==> flow/design.v <==
typedef enum logic {
  LEFT,
  RIGHT
} rotDir_t;
module day1
  (input  logic        clock, reset,
   input  rotDir_t     direction,
   input  logic [31:0] clicks,
   output logic [31:0] password);
  localparam logic [7:0] MODULO = 8'd100;
  logic [7:0] currNum_reg;
  logic [7:0] clicksMod100;
  logic [8:0] rawRightRotNum;
  logic [7:0] rightRotNum;
  logic [8:0] rawLeftRotNum;
  logic [7:0] leftRotNum;
  logic [7:0] nextNum;
  always_ff @(posedge clock, posedge reset) begin
    if (reset) begin
      currNum_reg <= 8'd50;
      password <= 32'd0;
    end
    else begin
      currNum_reg <= nextNum;
      password <= password + ((currNum_reg == 32'd0) ? 32'd1 : 32'd0);
    end
  end
  always_comb begin
    clicksMod100 = (clicks[7:0] > MODULO) ? (clicks[7:0] - MODULO) : clicks[7:0];
    rawRightRotNum = currNum_reg + clicksMod100;
    rawLeftRotNum = currNum_reg - clicksMod100;
    rightRotNum = (rawRightRotNum >= MODULO) ? (rawRightRotNum[7:0] - MODULO) :
                                               rawRightRotNum[7:0];
    leftRotNum = (rawLeftRotNum[7]) ? (MODULO - (~(rawLeftRotNum) + 8'd1)) :
                                       rawLeftRotNum;
    nextNum = (direction == LEFT) ? leftRotNum[7:0] : rightRotNum;
  end
endmodule : day1
Reports on day1

Tool output for the design above, in the order of the flow.
Line numbers count from 1 in the design file above.
The mark -- stands for no value.

Top: day1
Clock input: clock
Standard-cell library: sky130hd
Library corner: tt_025C_1v80

Word-level counts

Source: Yosys, flattened and elaborated, memories not mapped. Widths are those after wreduce; folded enables and synchronous resets count as part of the registers. Registers that Yosys merges into a memory's read port (data or address) are not register bits. Print and check cells do not count. Equal cells are merged and count once.

Register bits after elaboration: 40
Input port bits: 35
Output and inout port bits: 32
ROM bits: 0
Latch bits: 0
Word width x clocked read ports: 0
RAM bits: 0
Cells after elaboration: 18
Memories kept: 0

Bitwise gates (word level): 1
Magnitude comparators: 2
$add $sub $neg: 7
Reductions and logical operators: 1
Shift-type cells: 0
Equality and inequality tests: 0
Div/mod/pow operators: 0
Multipliers: 0
Muxes and demuxes: 5

Operator list:

| cell                                                       | number |
| adder 32 x 1 -> 32 bit                                     | 1 |
| 2-to-1 mux 8 bit                                           | 4 |
| subtractor 8 x 7 -> 8 bit with constant B                  | 2 |
| adder 8 x 8 -> 9 bit                                       | 1 |
| greater-or-equal comparator 9 x 7 -> 1 bit with constant B | 1 |
| subtractor 7 x 8 -> 8 bit with constant A                  | 1 |
| adder 8 x 1 -> 8 bit with constant B                       | 1 |
| greater-than comparator 8 x 7 -> 1 bit with constant B     | 1 |
| subtractor 8 bit                                           | 1 |
| inverter 8 bit                                             | 1 |
| logical NOT 8 bit                                          | 1 |
| 2-to-1 mux 1 bit                                           | 1 |

Depth

Longest topological path by Yosys (ltp), each cell counted once; first at word level (registers and memories cut), then after technology mapping (sequential cells cut; the memories' decode and read muxes count).

Word-level depth: 8
ABC_AREA: 0
Mapped depth: 17
Mapped depth without buffers: 16

Netlist

Source: synth_stat.txt of the flow (Yosys; design flattened, memories mapped). It holds for the ABC_AREA given above (unset counts as 0); a run with the other value may have another netlist.

Mapped area: 2,946.6 um^2
Buffers: 5
Sequential part of the area: 1,004.7 um^2
Mapped flip-flops: 40
Cells in the netlist: 304

Cells by type:

| type                       | number | area in all (um^2) |
| sky130_fd_sc_hd__dfrtp_1   | 37     | 925.888 |
| sky130_fd_sc_hd__xnor2_1   | 34     | 297.786 |
| sky130_fd_sc_hd__ha_1      | 23     | 287.776 |
| sky130_fd_sc_hd__xor2_1    | 11     | 96.342 |
| sky130_fd_sc_hd__inv_1     | 25     | 93.84 |
| sky130_fd_sc_hd__nor2_1    | 24     | 90.086 |
| sky130_fd_sc_hd__dfstp_2   | 3      | 78.826 |
| sky130_fd_sc_hd__nand2_1   | 21     | 78.826 |
| sky130_fd_sc_hd__nand3_1   | 15     | 75.072 |
| sky130_fd_sc_hd__and4_1    | 7      | 61.309 |
| sky130_fd_sc_hd__a21oi_1   | 12     | 60.058 |
| sky130_fd_sc_hd__and3_1    | 7      | 43.792 |
| sky130_fd_sc_hd__fa_1      | 2      | 40.038 |
| sky130_fd_sc_hd__nand2b_1  | 6      | 37.536 |
| sky130_fd_sc_hd__mux2i_1   | 3      | 30.029 |
| sky130_fd_sc_hd__o21bai_1  | 4      | 30.029 |
| sky130_fd_sc_hd__a2bb2oi_4 | 1      | 26.275 |
| sky130_fd_sc_hd__nor3_1    | 5      | 25.024 |

Not listed: further types 43, cells in them 64.

Path before layout

OpenSTA on the mapped netlist: ideal clock, no wires. The path of least setup slack (recovery checks aside). Input and output delay are each 20% of the period. Register names are those of the netlist, which keeps one name where synthesis merged equal registers.

Path type: input-to-reg
Start: in clicks[3]
End: reg currNum_reg[3]
Setup time: 0.079 ns
Delay of the path: 3.030 ns
External input delay: 0.980 ns
Arrival: 3.931 ns
Slack: 0.889 ns
Data required time: 4.821 ns
Stages: 16
Path buffers: 1
Clock period: 4.9 ns
Time at the first pin: 0.980 ns
Period reached after synthesis: 4.011 ns

"delay of the path" is the arrival time less input delay plus setup time.
"stages": output pins that drive a net of the path, with the launching flip-flop's if there is one; two outputs of one cell count as two.
"period reached after synthesis" = period - worst setup slack (recovery checks aside). The figure is calculated, with input and output delays left at 20% of the set period.
Between the ends stands the longest chain of elaborated cells between them, by number of cells; it is not shown to be the way that was timed. Of several equally long chains one is given.
A line is the first line of the expression or statement that the cell stems from. Yosys adds cells for indexed reads and writes and turns some case tables into memories.

Path through: sky130_fd_sc_hd__inv_1 sky130_fd_sc_hd__ha_1 sky130_fd_sc_hd__nor4bb_1 sky130_fd_sc_hd__nor2_1 sky130_fd_sc_hd__xnor2_1 sky130_fd_sc_hd__ha_1 sky130_fd_sc_hd__buf_6 sky130_fd_sc_hd__or2_1 sky130_fd_sc_hd__o31a_4 sky130_fd_sc_hd__xnor2_2 sky130_fd_sc_hd__ha_1 sky130_fd_sc_hd__nand3_1 sky130_fd_sc_hd__o211ai_1 sky130_fd_sc_hd__a31oi_4 sky130_fd_sc_hd__mux2_1 sky130_fd_sc_hd__mux2i_1
Length of the longest elaborated chain: 8
Elaborated cells between the ends (all ways): 13
RTL lines with such cells: 6
Classes of those cells: add/sub (6); compare (2); mux (4); logic (1)

RTL lines, path after synthesis:

| item                                   | RTL line | text |
| start, declared                        | 8        | `input  logic [31:0] clicks,` |
| greater-than comparator 8 x 7 -> 1 bit | 29       | `clicksMod100 = (clicks[7:0] > MODULO) ? (clicks[7:0] - MODULO) : clicks[7:0];` |
| 2-to-1 mux 8 bit                       | 29       |  |
| subtractor 8 bit                       | 31       | `rawLeftRotNum = currNum_reg - clicksMod100;` |
| inverter 8 bit                         | 34       | `leftRotNum = (rawLeftRotNum[7]) ? (MODULO - (~(rawLeftRotNum) + 8'd1)) :` |
| adder 8 x 1 -> 8 bit                   | 34       |  |
| subtractor 7 x 8 -> 8 bit              | 34       |  |
| 2-to-1 mux 8 bit                       | 34       |  |
| 2-to-1 mux 8 bit                       | 36       | `nextNum = (direction == LEFT) ? leftRotNum[7:0] : rightRotNum;` |
| end, assigned                          | 20       | `currNum_reg <= 8'd50;` |
| end, assigned                          | 24       | `currNum_reg <= nextNum;` |
| end, declared                          | 11       | `logic [7:0] currNum_reg;` |

Timing after layout

Path of least setup slack in the final report of stored run 1 (OpenROAD, finished layout, wires in). Where an end is a register, its clock arrival counts in the times.

Path type: input-to-reg
Start: in clicks[3]
End: reg currNum_reg[7]
Path buffers: 1
Arrival: 5.82 ns
Data required time: 7.07 ns
Slack: 1.25 ns
Setup time: 0.10 ns
External input delay: 1.37 ns
Time at the first pin: 1.37 ns
Stages: 14
Clock period: 6.87 ns

Between the ends stands the longest chain of elaborated cells between them, by number of cells; it is not shown to be the way that was timed. Of several equally long chains one is given.

Path through: sky130_fd_sc_hd__clkdlybuf4s50_1 sky130_fd_sc_hd__inv_1 sky130_fd_sc_hd__ha_1 sky130_fd_sc_hd__nor4bb_1 sky130_fd_sc_hd__nor2_1 sky130_fd_sc_hd__nor2_1 sky130_fd_sc_hd__a21oi_1 sky130_fd_sc_hd__ha_1 sky130_fd_sc_hd__inv_1 sky130_fd_sc_hd__a21oi_1 sky130_fd_sc_hd__xnor2_1 sky130_fd_sc_hd__a311oi_1 sky130_fd_sc_hd__or4b_1 sky130_fd_sc_hd__o31ai_2
Length of the longest elaborated chain: 8
Elaborated cells between the ends (all ways): 13
RTL lines with such cells: 6
Classes of those cells: add/sub (6); compare (2); mux (4); logic (1)

RTL lines, path after layout:

| item                                   | RTL line | text |
| start, declared                        | 8        | `input  logic [31:0] clicks,` |
| greater-than comparator 8 x 7 -> 1 bit | 29       | `clicksMod100 = (clicks[7:0] > MODULO) ? (clicks[7:0] - MODULO) : clicks[7:0];` |
| 2-to-1 mux 8 bit                       | 29       |  |
| subtractor 8 bit                       | 31       | `rawLeftRotNum = currNum_reg - clicksMod100;` |
| inverter 8 bit                         | 34       | `leftRotNum = (rawLeftRotNum[7]) ? (MODULO - (~(rawLeftRotNum) + 8'd1)) :` |
| adder 8 x 1 -> 8 bit                   | 34       |  |
| subtractor 7 x 8 -> 8 bit              | 34       |  |
| 2-to-1 mux 8 bit                       | 34       |  |
| 2-to-1 mux 8 bit                       | 36       | `nextNum = (direction == LEFT) ? leftRotNum[7:0] : rightRotNum;` |
| end, assigned                          | 20       | `currNum_reg <= 8'd50;` |
| end, assigned                          | 24       | `currNum_reg <= nextNum;` |
| end, declared                          | 11       | `logic [7:0] currNum_reg;` |

Lab notebook: day1

day1 through Yosys and OpenROAD on sky130hd: 2 stored runs, unordered, with their settings and measured results. The constraints put input and output delay at 20% of the set period each and load the outputs with 0.01 pF.
"clock period reached" = clock period - worst setup slack. The figure is calculated, with input and output delays left at 20% of the set period.
"time on the worst setup path" = time allowed to the worst setup path (clock period - input delay - output delay, where it has them) - its slack; a late launch clock adds to it, a late capture clock takes from it.
"power" rests on the timing tool's default activity at the inputs, not on a simulated workload.
Among the settings, n/a means not set for that run.
Results: n/a = not shown.

| item                                                     | stored run 1 | stored run 2 |
| period_ns                                                | 6.87         | 2.36         |
| CORE_UTILIZATION                                         | 46           | 66           |
| PLACE_DENSITY                                            | 0.72         | n/a          |
| CORE_ASPECT_RATIO                                        | 1.54         | n/a          |
| CELL_PAD_IN_SITES_DETAIL_PLACEMENT                       | 2            | 0            |
| SLEW_MARGIN                                              | 40           | 40           |
| CAP_MARGIN                                               | 20           | 20           |
| CORE_MARGIN                                              | 2            | 2            |
| PLACE_DENSITY_LB_ADDON                                   | n/a          | 0.07         |
| HOLD_SLACK_MARGIN                                        | n/a          | 0.03         |
| CELL_PAD_IN_SITES_GLOBAL_PLACEMENT                       | n/a          | 1            |
| GPL_ROUTABILITY_DRIVEN                                   | n/a          | 1            |
| MIN_ROUTING_LAYER                                        | n/a          | met2         |
| MAX_ROUTING_LAYER                                        | n/a          | met4         |
| time on the worst setup path (ns)                        | 4.24         | n/a          |
| worst path kind                                          | input-to-reg | n/a          |
| utilization after layout                                 | 0.569        | n/a          |
| die footprint (um^2)                                     | 7,076.9      | n/a          |
| clock period reached (ns)                                | 5.617        | n/a          |
| Yosys chip area after synthesis (um^2)                   | 2,946.6      | n/a          |
| setup slack of the worst path (ns)                       | 1.253        | n/a          |
| worst hold slack in the final report (ns)                | 0.505        | n/a          |
| area of the standard cells in the finished layout (um^2) | 3,562.2      | n/a          |
| power (W)                                                | 0.001576     | n/a          |
| sum of negative setup slack (ns)                         | 0.000        | n/a          |

Stored run 2: incomplete, placement halted on FLW-0024
